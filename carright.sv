==> flow/design.v <==
module  carright ( input Reset, frame_clk,
               output int  carright1x, carright1y,
									carright2x, carright2y,
									carright3x, carright3y,
									carright4x, carright4y,
									carright5x, carright5y,
									carright6x, carright6y,
									carright7x, carright7y,
									carright8x, carright8y,
					output carright1dir,
							 carright2dir,
							 carright3dir,
							 carright4dir,
							 carright5dir,
							 carright6dir,
							 carright7dir,
							 carright8dir);
    int Ball_X_Pos, Ball_X_Motion, Ball_Y_Pos, Ball_Y_Motion;
	logic[7:0] lastkey;
    parameter [9:0] carright1startx=0; 
    parameter [9:0] carright1starty=288; 
	 parameter [9:0] carright2startx=240; 
    parameter [9:0] carright2starty=288; 
	 parameter [9:0] carright3startx=350; 
    parameter [9:0] carright3starty=288; 
	 parameter [9:0] carright4startx=470; 
    parameter [9:0] carright4starty=288; 
	 parameter [9:0] carright5startx=30; 
    parameter [9:0] carright5starty=360; 
	 parameter [9:0] carright6startx=270; 
    parameter [9:0] carright6starty=360; 
	 parameter [9:0] carright7startx=380; 
    parameter [9:0] carright7starty=360; 
	 parameter [9:0] carright8startx=478; 
    parameter [9:0] carright8starty=360; 
    parameter [9:0] Ball_X_Min=0;        
    parameter [9:0] Ball_X_Max=639;      
    parameter [9:0] Ball_Y_Min=0;        
    parameter [9:0] Ball_Y_Max=479;      
    parameter [9:0] carrightxstep=1;       
    always_ff @ (posedge Reset or posedge frame_clk )
    begin: Move_Ball
        if (Reset)   
        begin 
				carright1x <= carright1startx;
				carright1y <= carright1starty;
				carright2x <= carright2startx;
				carright2y <= carright2starty;
				carright3x <= carright3startx;
				carright3y <= carright3starty;
				carright4x <= carright4startx;
				carright4y <= carright4starty;
				carright5x <= carright5startx;
				carright5y <= carright5starty;
				carright6x <= carright6startx;
				carright6y <= carright6starty;
				carright7x <= carright7startx;
				carright7y <= carright7starty;
				carright8x <= carright8startx;
				carright8y <= carright8starty;
				carright1dir <= 8'd0;
				carright2dir <= 8'd0;
				carright3dir <= 8'd0;
				carright4dir <= 8'd0;
				carright5dir <= 8'd0;
				carright6dir <= 8'd0;
				carright7dir <= 8'd0;
				carright8dir <= 8'd0;
        end
        else 
        begin 
				 if (carright1x -23 > 640)                       
				 begin
					carright1x <= -16;               
				 end 
				 else
				 begin
					carright1x <= (carright1x + (carrightxstep));   
					end
				if (carright2x -23 > 640)                       
				 begin
					carright2x <= -16;               
				 end 
				 else
				 begin
					carright2x <= (carright2x + (carrightxstep));   
					end
				if (carright3x -23 > 640)                       
				 begin
					carright3x <= -16;               
				 end 
				 else
				 begin
					carright3x <= (carright3x + (carrightxstep));   
					end
				if (carright4x -23 > 640)                       
				 begin
					carright4x <= -16;               
				 end 
				 else
				 begin
					carright4x <= (carright4x + (carrightxstep));   
					end
				if (carright5x -23 > 640)                       
				 begin
					carright5x <= -16;               
				 end 
				 else
				 begin
					carright5x <= (carright5x + (carrightxstep));   
					end
				if (carright6x -23 > 640)                       
				 begin
					carright6x <= -16;               
				 end 
				 else
				 begin
					carright6x <= (carright6x + (carrightxstep));   
					end
				if (carright7x -23 > 640)                       
				 begin
					carright7x <= -16;               
				 end 
				 else
				 begin
					carright7x <= (carright7x + (carrightxstep));   
					end
				if (carright8x -23 > 640)                       
				 begin
					carright8x <= -16;               
				 end 
				 else
				 begin
					carright8x <= (carright8x + (carrightxstep));   
					end
		end  
    end
endmodule
Tool chain data of carright
Tool output for the design above, in the order of the flow.
Line numbers count from 1 in the design file above.
{"block": "setup", "top": "carright", "clock_port": "frame_clk", "lib": "sky130hd", "corner": "tt_025C_1v80"}

After elaboration
Yosys after proc, flatten, opt, wreduce and memory -nomap, before mapping. Enables and synchronous resets that opt folds into registers are not counted as muxes. Memory bits, and registers merged into a memory's read port (data or address), are not among the register bits. Print and check cells are not counted. Equal cells are merged and count once.
{"block": "op_classes", "muxes": 8, "n_addsub": 16, "compare": 8}
{"block": "ops", "op": "32-bit by 1-bit adder with 32-bit output with constant B", "count": 8}
{"block": "ops", "op": "32-bit by 11-bit > comparator with 1-bit output with constant B", "count": 8}
{"block": "ops", "op": "32-bit by 6-bit subtractor with 32-bit output with constant B", "count": 8}
{"block": "ops", "op": "32-bit two-way mux", "count": 8}
{"block": "bits", "word_cells": 40, "ff_bits": 256, "inputBits": 2, "out_inout_bits": 520}

Depth
Yosys ltp: most cells in a row. Word level: on the elaborated netlist, between registers, memories and ports. Mapped: between sequential cells and ports; inverters and the memories' decode and read muxes count.
{"block": "logic_depth", "ltp_word": 3, "abc_area": 0, "depth_mapped": 10, "depth_no_buf": 8}

After synthesis
Yosys stat after the flow's synthesis: flattened, memories mapped to cells. It holds for the ABC_AREA given above (unset counts as 0); a run with the other value may have another netlist.
{"block": "mapped", "synth_area_um2": 18337.6, "sequential_area_um2": 6452.4, "cell_count": 2189, "ffs": 256}
{"block": "by_type", "type": "sky130_fd_sc_hd__dfrtp_1", "count": 219}
{"block": "by_type", "type": "sky130_fd_sc_hd__buf_4", "count": 265}
{"block": "by_type", "type": "sky130_fd_sc_hd__nand2_1", "count": 370}
{"block": "by_type", "type": "sky130_fd_sc_hd__xor2_1", "count": 141}
{"block": "by_type", "type": "sky130_fd_sc_hd__dfstp_2", "count": 37}
{"block": "by_type", "type": "sky130_fd_sc_hd__xnor2_1", "count": 105}
{"block": "by_type", "type": "sky130_fd_sc_hd__nand3_1", "count": 101}
{"block": "by_type", "type": "sky130_fd_sc_hd__nor2_1", "count": 129}
{"block": "by_type", "type": "sky130_fd_sc_hd__and3_1", "count": 62}
{"block": "by_type", "type": "sky130_fd_sc_hd__nand4_1", "count": 60}
{"block": "by_type", "type": "sky130_fd_sc_hd__clkbuf_1", "count": 89}
{"block": "by_type", "type": "sky130_fd_sc_hd__nor4_1", "count": 41}
{"block": "by_type", "type": "sky130_fd_sc_hd__nor3_1", "count": 47}
{"block": "by_type", "type": "sky130_fd_sc_hd__and2_1", "count": 34}
{"block": "by_type", "type": "sky130_fd_sc_hd__ha_1", "count": 16}
{"block": "by_type", "type": "sky130_fd_sc_hd__a21oi_1", "count": 39}
{"block": "by_type", "type": "sky130_fd_sc_hd__or4_1", "count": 26}
{"block": "by_type", "type": "sky130_fd_sc_hd__and4_1", "count": 18}
Other cell types: 68; their cells: 390.

Timing after synthesis
Source: OpenSTA report_checks on the synthesized netlist (no wires, ideal clock, input and output delay 20% of the period each), path of least setup slack; recovery checks are left aside. Register names are those of the netlist, which keeps one name where synthesis merged equal registers.
{"block": "synth_path", "path_kind": "register to register", "startpoint": "reg carright2x[0]", "endpoint": "reg carright2x[11]", "slack_ns": 0.025, "path_stages": 11, "required_ns": 3.067, "t_arrival_ns": 3.042, "path_buffers": 2, "t_first_pin_ns": 0.000, "period_ns": 3.21, "path_delay_ns": 3.185, "setup_ns": 0.143, "synth_period_reached_ns": 3.185}
"path_delay_ns" = arrival - input delay + setup time.
"path_stages": output pins that drive a net of the path, with the launching flip-flop's if there is one; two outputs of one cell count as two.
"synth_period_reached_ns" is the clock period less the worst setup slack; recovery checks do not enter. This is arithmetic on one report: input and output delays are still those of the set period (20% each).
Between the ends stands the longest chain of elaborated cells between them, by number of cells; it is not shown to be the way that was timed. Of several equally long chains one is given.
Each line given opens the expression or statement behind the cell; cells for indexed reads and writes are added by Yosys, which also makes memories of some case tables.
A register here has more assigning lines than the two given.
{"block": "synth_between", "path_cell_list": "sky130_fd_sc_hd__dfrtp_1 sky130_fd_sc_hd__ha_1 sky130_fd_sc_hd__buf_2 sky130_fd_sc_hd__nand3b_1 sky130_fd_sc_hd__or4b_1 sky130_fd_sc_hd__a2111oi_0 sky130_fd_sc_hd__o22ai_1 sky130_fd_sc_hd__or4_1 sky130_fd_sc_hd__o41ai_2 sky130_fd_sc_hd__buf_2 sky130_fd_sc_hd__o21ai_1", "elab_chain_len": 3, "cone_cells": 4, "cone_lines": 2, "classes_between": "add/sub: 2; compare: 1; mux: 1"}
{"block": "synth_rtl", "element": "start: declaration", "line_no": 3, "source": "carright2x, carright2y,"}
{"block": "synth_rtl", "element": "start: assignment", "line_no": 47, "source": "carright2x <= carright2startx;"}
{"block": "synth_rtl", "element": "start: assignment", "line_no": 82, "source": "carright2x <= -16;"}
{"block": "synth_rtl", "element": "32-bit by 6-bit subtractor with 32-bit output", "line_no": 80, "source": "if (carright2x -23 > 640)"}
{"block": "synth_rtl", "element": "32-bit by 11-bit > comparator with 1-bit output", "line_no": 80}
{"block": "synth_rtl", "element": "32-bit two-way mux", "line_no": 80}
{"block": "synth_rtl", "element": "end: assignment", "line_no": 82}
{"block": "synth_rtl", "element": "end: assignment", "line_no": 86, "source": "carright2x <= (carright2x + (carrightxstep));"}
{"block": "synth_rtl", "element": "end: declaration", "line_no": 3}

Worst path after layout
From the final timing report of job 1: the path of least setup slack in the routed layout; clock arrival at registers is part of the times.
{"block": "layout_path", "path_kind": "register to register", "startpoint": "reg carright8x[19]", "endpoint": "reg carright8x[28]", "t_arrival_ns": 4.01, "path_stages": 9, "slack_ns": 1.36, "period_ns": 4.93, "required_ns": 5.37, "t_first_pin_ns": 0.56, "setup_ns": 0.12, "path_buffers": 1}
Between the ends stands the longest chain of elaborated cells between them, by number of cells; it is not shown to be the way that was timed. Of several equally long chains one is given.
A register here has more assigning lines than the two given.
{"block": "layout_between", "path_cell_list": "sky130_fd_sc_hd__dfrtp_1 sky130_fd_sc_hd__or4_1 sky130_fd_sc_hd__nor2_1 sky130_fd_sc_hd__or3b_1 sky130_fd_sc_hd__or4b_1 sky130_fd_sc_hd__o311a_1 sky130_fd_sc_hd__o31ai_4 sky130_fd_sc_hd__buf_4 sky130_fd_sc_hd__nand2_1", "elab_chain_len": 3, "cone_cells": 4, "cone_lines": 2, "classes_between": "add/sub: 2; compare: 1; mux: 1"}
{"block": "layout_rtl", "element": "start: declaration", "line_no": 9, "source": "carright8x, carright8y,"}
{"block": "layout_rtl", "element": "start: assignment", "line_no": 59, "source": "carright8x <= carright8startx;"}
{"block": "layout_rtl", "element": "start: assignment", "line_no": 130, "source": "carright8x <= -16;"}
{"block": "layout_rtl", "element": "32-bit by 6-bit subtractor with 32-bit output", "line_no": 128, "source": "if (carright8x -23 > 640)"}
{"block": "layout_rtl", "element": "32-bit by 11-bit > comparator with 1-bit output", "line_no": 128}
{"block": "layout_rtl", "element": "32-bit two-way mux", "line_no": 128}
{"block": "layout_rtl", "element": "end: assignment", "line_no": 130}
{"block": "layout_rtl", "element": "end: assignment", "line_no": 134, "source": "carright8x <= (carright8x + (carrightxstep));"}
{"block": "layout_rtl", "element": "end: declaration", "line_no": 9}

2 stored runs of carright in the flow (synthesis by Yosys, layout by OpenROAD, sky130hd cells), in arbitrary order. Constraints: input delay and output delay 20% of the set period each, output load 0.01 pF.
"timing.worst_path_ns" = time allowed to the worst setup path (clock period - input delay - output delay, where it has them) - its slack; a late launch clock adds to it, a late capture clock takes from it.
By "final_power_mw" is meant OpenSTA's value without simulated activity: inputs other than the clock are taken to toggle once in ten clock periods, and the tool carries that through the logic.

{"run": "job 1", "settings": { "period_ns": 4.93, "CORE_UTILIZATION": 52, "SETUP_SLACK_MARGIN": 0.91, "PLACE_DENSITY": 0.62, "CORE_ASPECT_RATIO": 1.42, "CORE_MARGIN": 10, "GPL_ROUTABILITY_DRIVEN": 0, "CTS_CLUSTER_DIAMETER": 146, "SLEW_MARGIN": 35, "CAP_MARGIN": 20 }, "results": { "yosys.chip_area_um2": 18337.6, "die_footprint_um2": 43292.0, "finalUtil_pct": 61.2, "timing.setup.ws_ns": 1.361, "tns_ns": 0.000, "fin_hold_ws_ns": 0.534, "final_power_mw": 4.506, "timing.worst_path_ns": 3.57, "worstPathKind": "register to register" }}
{"run": "job 2", "settings": { "period_ns": 5.31, "CORE_UTILIZATION": 35, "PLACE_DENSITY_LB_ADDON": 0.1, "HOLD_SLACK_MARGIN": -0.07, "CORE_ASPECT_RATIO": 0.67, "GPL_ROUTABILITY_DRIVEN": 1, "SLEW_MARGIN": 40, "CAP_MARGIN": 20, "CORE_MARGIN": 2 }, "results": { "yosys.chip_area_um2": 18337.6, "die_footprint_um2": 54277.4, "finalUtil_pct": 41.7, "timing.setup.ws_ns": 1.413, "tns_ns": 0.000, "fin_hold_ws_ns": 0.559, "final_power_mw": 4.258, "timing.worst_path_ns": 3.90, "worstPathKind": "register to register" }}
