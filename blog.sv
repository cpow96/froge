==> flow/design.v <==
module  blog ( input Reset, frame_clk,
               output int  blog1x, blog1y,
									blog2x, blog2y,
									blog3x, blog3y,
									blog4x, blog4y,
									blog5x, blog5y,
									blog6x, blog6y,
									blog7x, blog7y,
									blog8x, blog8y,
									blog9x, blog9y,
					output blog1dir,
							 blog2dir,
							 blog3dir,
							 blog4dir,
							 blog5dir,
							 blog6dir,
							 blog7dir,
							 blog8dir,
							 blog9dir);
    int Ball_X_Pos, Ball_X_Motion, Ball_Y_Pos, Ball_Y_Motion;
	logic[7:0] lastkey;
    parameter [9:0] blog1startx=0; 
    parameter [9:0] blog1starty=72; 
	 parameter [9:0] blog2startx=96; 
    parameter [9:0] blog2starty=72; 
	 parameter [9:0] blog3startx=288; 
    parameter [9:0] blog3starty=72; 
	 parameter [9:0] blog4startx=96; 
    parameter [9:0] blog4starty=120; 
	 parameter [9:0] blog5startx=384; 
    parameter [9:0] blog5starty=120; 
	 parameter [9:0] blog6startx=480; 
    parameter [9:0] blog6starty=120; 
	 parameter [9:0] blog7startx=48; 
    parameter [9:0] blog7starty=144; 
	 parameter [9:0] blog8startx=144; 
    parameter [9:0] blog8starty=144; 
	 parameter [9:0] blog9startx=432; 
    parameter [9:0] blog9starty=144; 
    parameter [9:0] Ball_X_Min=0;        
    parameter [9:0] Ball_X_Max=639;      
    parameter [9:0] Ball_Y_Min=0;        
    parameter [9:0] Ball_Y_Max=479;      
    parameter [9:0] blogxstep=1;       
    always_ff @ (posedge Reset or posedge frame_clk )
    begin: Move_Ball
        if (Reset)   
        begin 
				blog1x <= blog1startx;
				blog1y <= blog1starty;
				blog2x <= blog2startx;
				blog2y <= blog2starty;
				blog3x <= blog3startx;
				blog3y <= blog3starty;
				blog4x <= blog4startx;
				blog4y <= blog4starty;
				blog5x <= blog5startx;
				blog5y <= blog5starty;
				blog6x <= blog6startx;
				blog6y <= blog6starty;
				blog7x <= blog7startx;
				blog7y <= blog7starty;
				blog8x <= blog8startx;
				blog8y <= blog8starty;
				blog9x <= blog9startx;
				blog9y <= blog9starty;
				blog1dir <= 8'd0;
				blog2dir <= 8'd0;
				blog3dir <= 8'd0;
				blog4dir <= 8'd0;
				blog5dir <= 8'd0;
				blog6dir <= 8'd0;
				blog7dir <= 8'd0;
				blog8dir <= 8'd0;
				blog9dir <= 8'd0;
        end
        else 
        begin 
				 if (blog1x -23 > 640)                       
				 begin
					blog1x <= -16;               
				 end 
				 else
				 begin
					blog1x <= (blog1x + (blogxstep));   
					end
				if (blog2x -23 > 640)                       
				 begin
					blog2x <= -16;               
				 end 
				 else
				 begin
					blog2x <= (blog2x + (blogxstep));   
					end
				if (blog3x -23 > 640)                       
				 begin
					blog3x <= -16;               
				 end 
				 else
				 begin
					blog3x <= (blog3x + (blogxstep));   
					end
				if (blog4x -23 > 640)                       
				 begin
					blog4x <= -16;               
				 end 
				 else
				 begin
					blog4x <= (blog4x + (blogxstep));   
					end
				if (blog5x -23 > 640)                       
				 begin
					blog5x <= -16;               
				 end 
				 else
				 begin
					blog5x <= (blog5x + (blogxstep));   
					end
				if (blog6x -23 > 640)                       
				 begin
					blog6x <= -16;               
				 end 
				 else
				 begin
					blog6x <= (blog6x + (blogxstep));   
					end
				if (blog7x -23 > 640)                       
				 begin
					blog7x <= -16;               
				 end 
				 else
				 begin
					blog7x <= (blog7x + (blogxstep));   
					end
				if (blog8x -23 > 640)                       
				 begin
					blog8x <= -16;               
				 end 
				 else
				 begin
					blog8x <= (blog8x + (blogxstep));   
					end
				if (blog9x -23 > 640)                       
				 begin
					blog9x <= -16;               
				 end 
				 else
				 begin
					blog9x <= (blog9x + (blogxstep));   
					end
		end  
    end
endmodule
From RTL to reports: blog. What the tools print for blog, step after step. Line numbers count from 1 in the design file above. Cell names lack the library's common part. A cell with -- has no value.

Top: blog. Clock port: frame_clk. Standard-cell library: sky130hd. Corner: tt_025C_1v80.

After elaboration. Source: Yosys, flattened and elaborated, memories not mapped. Widths are those after wreduce; folded enables and synchronous resets count as part of the registers. Registers that Yosys merges into a memory's read port (data or address) are not register bits. Print and check cells do not count. Equal cells are merged and count once.

The entry for flip-flop bits (word level) reads 288. Input bits: 2. The entry for output and inout port bits reads 585.

The entry for $add $sub $neg reads 18. Under order comparisons stands 9. Under multiplexer cells stands 9.

Operator list (count): 32-bit by 1-bit adder with 32-bit output with constant B (9); 32-bit by 11-bit greater-than comparator with 1-bit output with constant B (9); 32-bit by 6-bit subtractor with 32-bit output with constant B (9); 32-bit two-way mux (9).

Longest topological paths. Depth = most cells in a row (Yosys ltp): at word level without a register or memory, in the mapped netlist without a sequential cell, where the memories' decode and read muxes count.

The entry for depth in word-level cells reads 3. Under ABC_AREA stands 0. Depth in mapped cells: 12. The figure for gate-level depth less buffers is 8.

Netlist. The flow's flattened synthesis, as Yosys stat reports it; memories are mapped. The netlist is that of the ABC_AREA named above (0 if unset); the other value can give another one.

For standard cells after synthesis the number is 2383. The figure for mapped area is 20081.8 um^2. Sequential area: 7231.9 um^2. The entry for flip-flops reads 288.

Cells by type: dfrtp_1 (count 268, total area 6.71E+03 um^2); buf_4 (count 300, total area 2252.16 um^2); xor2_1 (count 154, total area 1.35E+03 um^2); nand2_1 (count 329, total area 1.23E+03 um^2); xnor2_1 (count 134, total area 1.17E+03 um^2); nand3_1 (count 170, total area 850.816 um^2); nor2_1 (count 142, total area 533.011 um^2); dfstp_2 (count 20, total area 525.504 um^2); nand4_1 (count 80, total area 500.48 um^2); nor3_1 (count 82, total area 410.394 um^2); clkbuf_1 (count 103, total area 386.621 um^2); and3_1 (count 57, total area 356.592 um^2); or4_1 (count 32, total area 240.23 um^2); ha_1 (count 18, total area 225.216 um^2); nor4_1 (count 35, total area 218.96 um^2); o21ai_0 (count 41, total area 205.197 um^2); a21oi_1 (count 36, total area 180.173 um^2); and2_1 (count 27, total area 168.912 um^2).

Other cell types: 62; their cells: 355.

Path before layout. Source: OpenSTA report_checks on the synthesized netlist (no wires, ideal clock, input and output delay 20% of the period each), path of least setup slack; recovery checks are left aside. Register names are those of the netlist, which keeps one name where synthesis merged equal registers.

Kind: reg2reg. From: register blog5x[10]. To: register blog5x[10]. The figure for clock period is 5.67 ns. For launch time at the first pin the number is 0.000 ns. The figure for arrival time is 3.013 ns. The figure for path slack is 2.534 ns. The figure for path delay is 3.136 ns. For driving pins on the path the number is 10. Under buffers on the path stands 2. Under period reached after synthesis stands 3.136 ns.

"path delay" = arrival - input delay + setup time. "driving pins on the path" counts driving pins, that of a launching flip-flop among them; a cell with two outputs on the path counts twice. "period reached after synthesis" = period - worst setup slack (recovery checks aside). The figure is calculated, with input and output delays left at 20% of the set period. The rows between start and end are the longest chain of elaborated cells between them; the timing report does not say that the signal goes this way. Where chains are equally long, one stands for them. Each line given opens the expression or statement behind the cell; cells for indexed reads and writes are added by Yosys, which also makes memories of some case tables. At most two assigning lines are given for a register; there are more.

Cells stage by stage: dfrtp_1 > buf_2 > or4_1 > a2111oi_0 > xnor2_1 > nand4_1 > or4_1 > o41ai_2 > buf_2 > nand2_1. The figure for length of the longest elaborated chain is 3.

RTL lines, path after synthesis: start, declared (RTL line 6) `blog5x, blog5y,`; start, assigned (RTL line 57) `blog5x <= blog5startx;`; start, assigned (RTL line 113) `blog5x <= -16;`; 32-bit by 6-bit subtractor with 32-bit output (RTL line 111) `if (blog5x -23 > 640)`; 32-bit by 11-bit greater-than comparator with 1-bit output (RTL line 111); 32-bit two-way mux (RTL line 111); end, assigned (RTL line 113); end, assigned (RTL line 117) `blog5x <= (blog5x + (blogxstep));`; end, declared (RTL line 6).

Worst path after layout. Path of least setup slack in the final report of run 1 (OpenROAD, finished layout, wires in). Where an end is a register, its clock arrival counts in the times.

Kind: reg2reg. From: register blog9x[5]. To: register blog9x[2]. The figure for clock period is 2.9 ns. For launch time at the first pin the number is 0.51 ns. The figure for arrival time is 3.40 ns. The figure for path slack is -0.05 ns. For driving pins on the path the number is 11. Under buffers on the path stands 3.

The rows between start and end are the longest chain of elaborated cells between them; the timing report does not say that the signal goes this way. Where chains are equally long, one stands for them. At most two assigning lines are given for a register; there are more.

Cells stage by stage: dfstp_2 > or4_4 > a2111oi_1 > buf_4 > mux2i_1 > nand3_1 > nor4_2 > a21o_2 > buf_12 > buf_8 > a21boi_2. The figure for length of the longest elaborated chain is 3.

RTL lines, path after layout: start, declared (RTL line 10) `blog9x, blog9y,`; start, assigned (RTL line 65) `blog9x <= blog9startx;`; start, assigned (RTL line 145) `blog9x <= -16;`; 32-bit by 6-bit subtractor with 32-bit output (RTL line 143) `if (blog9x -23 > 640)`; 32-bit by 11-bit greater-than comparator with 1-bit output (RTL line 143); 32-bit two-way mux (RTL line 143); end, assigned (RTL line 145); end, assigned (RTL line 149) `blog9x <= (blog9x + (blogxstep));`; end, declared (RTL line 10).

Lab notebook: blog

Settings and measured results of 2 stored flow runs for module blog (sky130hd), not sorted in any way. The constraints put input and output delay at 20% of the set period each and load the outputs with 0.01 pF. "reached clock period": clock period set for the run, less the worst setup slack. It is reckoned from that one timing run; input and output delays stay at 20% of the period that was set. "critical setup path time" is the time allowed to the run's worst setup path (the clock period less input and output delay, where it has them) less its slack. Clock arrival times count: a late capture clock shortens it, a late launch clock lengthens it. "power consumption": no workload was simulated; the value follows from the tool's default switching activity.

Files of run 1:
==> flow/run.sh <==
#!/bin/bash
# the make line also repeats the synthesis and layout settings of config.mk as NAME=value (left out here)
make -C /OpenROAD-flow-scripts/flow DESIGN_CONFIG=/design/flow/config.mk WORK_HOME=/design/flow/orfs CLKGATE_MAP_FILE= finish
==> flow/config.mk <==
export PLATFORM = sky130hd
export DESIGN_NAME = blog
export DESIGN_NICKNAME = blog
export VERILOG_FILES = /design/flow/design.v
export SDC_FILE = /design/flow/constraint.sdc
export NUM_CORES = 4
export LEC_CHECK = 0
export CAP_MARGIN = 10
export CORE_ASPECT_RATIO = 0.85
export CORE_MARGIN = 2
export CORE_UTILIZATION = 49
export CTS_CLUSTER_DIAMETER = 314
export GPL_ROUTABILITY_DRIVEN = 1
export MIN_ROUTING_LAYER = met2
export PLACE_DENSITY_LB_ADDON = 0.1
export SETUP_SLACK_MARGIN = 0.15
export SLEW_MARGIN = 20
==> flow/constraint.sdc <==
create_clock -name core_clock -period 2.9 [get_ports {frame_clk}]
set_input_delay 0.5800 -clock core_clock [delete_from_list [all_inputs] [get_ports {frame_clk}]]
set_output_delay 0.5800 -clock core_clock [all_outputs]
set_load 0.01 [all_outputs]

Results of run 1. The chip area after synthesis (Yosys) is 20081.8 um^2. For the full die area the run shows 42624.4 um^2. The standard-cell area after layout is 26452.9 um^2. The post-route utilization is 0.653. The measured setup slack of the critical path is -0.050 ns. The post-route setup TNS reads -1.009 ns. The worst hold slack in the final report stands at 0.541 ns. The power consumption reads 0.008889 W. The measured reached clock period is 2.950 ns. The critical setup path time is 2.95 ns. Worst setup path type: reg2reg.

Files of run 2:
==> flow/run.sh <==
#!/bin/bash
# the make line also repeats the synthesis and layout settings of config.mk as NAME=value (left out here)
make -C /OpenROAD-flow-scripts/flow DESIGN_CONFIG=/design/flow/config.mk WORK_HOME=/design/flow/orfs CLKGATE_MAP_FILE= finish
==> flow/config.mk <==
export PLATFORM = sky130hd
export DESIGN_NAME = blog
export DESIGN_NICKNAME = blog
export VERILOG_FILES = /design/flow/design.v
export SDC_FILE = /design/flow/constraint.sdc
export NUM_CORES = 4
export LEC_CHECK = 0
export CAP_MARGIN = 20
export CORE_MARGIN = 2
export CORE_UTILIZATION = 41
export SLEW_MARGIN = 20
==> flow/constraint.sdc <==
create_clock -name core_clock -period 3.82 [get_ports {frame_clk}]
set_input_delay 0.7640 -clock core_clock [delete_from_list [all_inputs] [get_ports {frame_clk}]]
set_output_delay 0.7640 -clock core_clock [all_outputs]
set_load 0.01 [all_outputs]

Results of run 2. The chip area after synthesis (Yosys) is 20081.8 um^2. For the full die area the run shows 50766.8 um^2. The standard-cell area after layout is 23854.1 um^2. The post-route utilization is 0.49. The measured setup slack of the critical path is 0.432 ns. The post-route setup TNS reads 0.000 ns. The worst hold slack in the final report stands at 0.544 ns. The power consumption reads 0.007033 W. The measured reached clock period is 3.388 ns. The critical setup path time is 3.39 ns. Worst setup path type: reg2reg.
