==> flow/design.v <==
module  carleft ( input Reset, frame_clk,
               output int  carleft1x, carleft1y,
					carleft2x, carleft2y,
					carleft3x, carleft3y,
					carleft4x, carleft4y,
					carleft5x, carleft5y,
					carleft6x, carleft6y,
					output carleft1dir,
					carleft2dir,
					carleft3dir,
					carleft4dir,
					carleft5dir,
					carleft6dir);
    int Ball_X_Pos, Ball_X_Motion, Ball_Y_Pos, Ball_Y_Motion;
	logic[7:0] lastkey;
    parameter [9:0] carleft1startx=412; 
    parameter [9:0] carleft1starty=408; 
	 parameter [9:0] carleft2startx=64; 
    parameter [9:0] carleft2starty=408; 
	 parameter [9:0] carleft3startx=244; 
    parameter [9:0] carleft3starty=408; 
	 parameter [9:0] carleft4startx=100; 
    parameter [9:0] carleft4starty=264; 
	 parameter [9:0] carleft5startx=440; 
    parameter [9:0] carleft5starty=264; 
	 parameter [9:0] carleft6startx=192; 
    parameter [9:0] carleft6starty=264; 
    parameter [9:0] Ball_X_Min=0;        
    parameter [9:0] Ball_X_Max=639;      
    parameter [9:0] Ball_Y_Min=0;        
    parameter [9:0] Ball_Y_Max=479;      
    parameter [9:0] carleftxstep=1;       
    always_ff @ (posedge Reset or posedge frame_clk )
    begin: Move_Ball
        if (Reset)   
        begin 
				carleft1x <= carleft1startx;
				carleft1y <= carleft1starty;
				carleft1dir <= 8'd0;
				carleft2x <= carleft2startx;
				carleft2y <= carleft2starty;
				carleft2dir <= 8'd0;
				carleft3x <= carleft3startx;
				carleft3y <= carleft3starty;
				carleft3dir <= 8'd0;
				carleft4x <= carleft4startx;
				carleft4y <= carleft4starty;
				carleft4dir <= 8'd0;
				carleft5x <= carleft5startx;
				carleft5y <= carleft5starty;
				carleft5dir <= 8'd0;
				carleft6x <= carleft6startx;
				carleft6y <= carleft6starty;
				carleft6dir <= 8'd0;
        end
        else 
        begin 
				 if (carleft1x < - 23)                       
				 begin
					carleft1x <= 646;               
				 end 
				 else
				 begin
					carleft1x <= (carleft1x + ~(carleftxstep)+1);   
					end
				 if (carleft2x < - 23)                       
				 begin
					carleft2x <= 646;               
				 end 
				 else
				 begin
					carleft2x <= (carleft2x + ~(carleftxstep)+1);   
					end
				 if (carleft3x < - 23)                       
				 begin
					carleft3x <= 646;               
				 end 
				 else
				 begin
					carleft3x <= (carleft3x + ~(carleftxstep)+1);   
					end
				 if (carleft4x < - 23)                       
				 begin
					carleft4x <= 646;               
				 end 
				 else
				 begin
					carleft4x <= (carleft4x + ~(carleftxstep));   
					end
				 if (carleft5x < - 23)                       
				 begin
					carleft5x <= 646;               
				 end 
				 else
				 begin
					carleft5x <= (carleft5x + ~(carleftxstep));   
					end
				 if (carleft6x < - 23)                       
				 begin
					carleft6x <= 646;               
				 end 
				 else
				 begin
					carleft6x <= (carleft6x + ~(carleftxstep));   
					end
		end  
    end
endmodule
### Reports on carleft

The steps from the RTL of carleft to its reports follow in flow order.
Lines are those of the file above, counted from 1.
Operators carry their Yosys type and port widths (W data, S select, Z words).
Library cell names are shortened.
Not given: -

| design | value |
|---|---|
| top | carleft |
| clock input | frame_clk |
| standard-cell library | sky130hd |
| timing corner | tt_025C_1v80 |

### After elaboration

Counts by Yosys on the flattened word-level netlist (proc, flatten, opt, wreduce; memories kept). Register bits leave out memories and registers merged into their read ports (data or address); mux counts leave out enables and synchronous resets folded into registers. Print and check cells are left out. Cells with the same type and inputs are merged into one.

| word-level totals | value |
|---|---|
| output and inout bits | 390 |
| bits in registers | 192 |
| input port bits | 2 |
| cells after elaboration | 27 |

| cells by class | value |
|---|---|
| add/sub/neg operators | 9 |
| mux-type cells | 6 |
| order comparisons | 6 |

Operators with widths:

| operator | count |
|---|---|
| $add A32 B32 Y32 const B | 6 |
| $lt A32 B6 Y1 const B | 6 |
| $mux W32 | 6 |
| $add A32 B1 Y32 const B | 3 |

### Depth

Longest topological path by Yosys (ltp), each cell counted once; first at word level (registers and memories cut), then after technology mapping (sequential cells cut; the memories' decode and read muxes count).

| depth | value |
|---|---|
| depth in word-level cells | 3 |
| ABC_AREA | 0 |
| depth in mapped cells | 8 |
| mapped depth without buffers | 7 |

### After synthesis

Source: synth_stat.txt of the flow (Yosys; design flattened, memories mapped). It holds for the ABC_AREA given above (unset counts as 0); a run with the other value may have another netlist.
The area totals of this step are shown rounded.

Cell types:

| cell type | count |
|---|---|
| dfrtp_1 | 168 |
| buf_4 | 201 |
| nor2_1 | 199 |
| xnor2_1 | 74 |
| xor2_1 | 72 |
| dfstp_2 | 21 |
| nand4_1 | 52 |
| nor3_1 | 51 |
| nor4_1 | 34 |
| or3_1 | 28 |
| nand3_1 | 33 |
| nand2b_1 | 24 |
| or4_1 | 19 |
| nand2_1 | 37 |
| nand4b_1 | 12 |
| a21oi_1 | 18 |
| ha_1 | 6 |
| clkbuf_1 | 19 |

Other cell types: 28; their cells: 110.

| mapped netlist | value |
|---|---|
| flip-flop cells | 189 |
| buffers | 229 |
| area of sequential cells | 0.004756 sq mm |
| mapped area | 0.01094 sq mm |
| cell count | 1178 |

### Timing after synthesis

OpenSTA on the mapped netlist: ideal clock, no wires. The path of least setup slack (recovery checks aside). Input and output delay are each 20% of the period. Register names are those of the netlist, which keeps one name where synthesis merged equal registers.

| timing path post-synthesis | value |
|---|---|
| path type | register to register |
| start point | register carleft4x[1] |
| end point | register carleft4x[27] |
| path delay | 2.367 ns |
| arrival | 2.289 ns |
| setup time | 0.078 ns |
| buffers on the path | 1 |
| time at the first pin | 0.000 ns |
| driving pins on the path | 9 |
| clock period | 2.33 ns |
| setup slack | -0.037 ns |
| data required time | 2.252 ns |
| period reached after synthesis | 2.367 ns |

"path delay" is the arrival time less input delay plus setup time.
"driving pins on the path" counts driving pins, that of a launching flip-flop among them; a cell with two outputs on the path counts twice.
"period reached after synthesis" = period - worst setup slack (recovery checks aside). The figure is calculated, with input and output delays left at 20% of the set period.
The rows between start and end are the longest chain of elaborated cells between them; the timing report does not say that the signal goes this way. Where chains are equally long, one stands for them.
Each line given opens the expression or statement behind the cell; cells for indexed reads and writes are added by Yosys, which also makes memories of some case tables.
At most two assigning lines are given for a register; there are more.

| on the way, post-synthesis | value |
|---|---|
| cells stage by stage | dfrtp_1 inv_1 ha_1 or4b_1 buf_2 nor3_2 nand3_1 or4_1 a21oi_1 |
| length of the longest elaborated chain | 2 |
| elaborated cells on any way between the ends | 3 |
| RTL lines with such cells | 2 |
| those cells by class | 1 x add/sub; 1 x compare; 1 x mux |

RTL lines, path post-synthesis:

| element | RTL line | RTL |
|---|---|---|
| start, declared | 5 | `carleft4x, carleft4y,` |
| start, assigned | 46 | `carleft4x <= carleft4startx;` |
| start, assigned | 88 | `carleft4x <= (carleft4x + ~(carleftxstep));` |
| $add A32 B32 Y32 | 88 |  |
| $mux W32 | 82 | `if (carleft4x < - 23)` |
| end, assigned | 46 |  |
| end, assigned | 88 |  |
| end, declared | 5 |  |

### Timing after layout

Path of least setup slack in the final report of flow run 1 (OpenROAD, finished layout, wires in). Where an end is a register, its clock arrival counts in the times.

| timing path post-layout | value |
|---|---|
| path type | register to register |
| start point | register carleft4x[1] |
| end point | register carleft4x[27] |
| buffers on the path | 0 |
| data required time | 4.97 ns |
| setup slack | 1.86 ns |
| setup time | 0.08 ns |
| time at the first pin | 0.46 ns |
| clock period | 4.59 ns |
| arrival | 3.11 ns |
| driving pins on the path | 8 |

The rows between start and end are the longest chain of elaborated cells between them; the timing report does not say that the signal goes this way. Where chains are equally long, one stands for them.
At most two assigning lines are given for a register; there are more.

| on the way, post-layout | value |
|---|---|
| cells stage by stage | dfrtp_1 inv_1 ha_1 or4b_1 nor3_2 nand3_1 or4_1 a21oi_1 |
| length of the longest elaborated chain | 2 |
| elaborated cells on any way between the ends | 3 |
| RTL lines with such cells | 2 |
| those cells by class | 1 x add/sub; 1 x compare; 1 x mux |

RTL lines, path post-layout:

| element | RTL line | RTL |
|---|---|---|
| start, declared | 5 | `carleft4x, carleft4y,` |
| start, assigned | 46 | `carleft4x <= carleft4startx;` |
| start, assigned | 88 | `carleft4x <= (carleft4x + ~(carleftxstep));` |
| $add A32 B32 Y32 | 88 |  |
| $mux W32 | 82 | `if (carleft4x < - 23)` |
| end, assigned | 46 |  |
| end, assigned | 88 |  |
| end, declared | 5 |  |

==> runs of carleft <==
Top module carleft; platform sky130hd; tools Yosys and OpenROAD; 2 stored runs in no particular order. Input and output delays are each 20% of the period that was set; the output load is 0.01 pF.
By "period achieved" is meant the clock period of the run minus its worst setup slack. This is arithmetic on one report: input and output delays are still those of the set period (20% each).
Results are given in rounded form.
A setting shown as n/a is not set for that run.

| run | period_ns | CORE_UTILIZATION | SETUP_SLACK_MARGIN | PLACE_DENSITY_LB_ADDON | HOLD_SLACK_MARGIN | ABC_AREA | CTS_CLUSTER_SIZE | CTS_CLUSTER_DIAMETER | CAP_MARGIN | SLEW_MARGIN | MIN_ROUTING_LAYER | CORE_MARGIN | PLACE_DENSITY | TNS_END_PERCENT | Yosys chip area after synthesis (sq mm) | area inside the die boundary (sq mm) | standard-cell area after layout (sq mm) | setup slack of the worst path (ns) | period achieved (ns) |
|---|---|---|---|---|---|---|---|---|---|---|---|---|---|---|---|---|---|---|---|
| flow run 1 | 4.59 | 25 | 1.13 | 0.22 | 0.11 | 0 | 34 | 326 | 35 | 40 | met1 | 2 | n/a | n/a | 0.01094 | 0.04545 | 0.01345 | 1.862 | 2.728 |
| flow run 2 | 3.07 | 68 | n/a | n/a | n/a | n/a | n/a | 166 | 20 | 20 | n/a | 2 | 0.51 | 70 | 0.01094 | 0.01712 | 0.01298 | 0.604 | 2.466 |
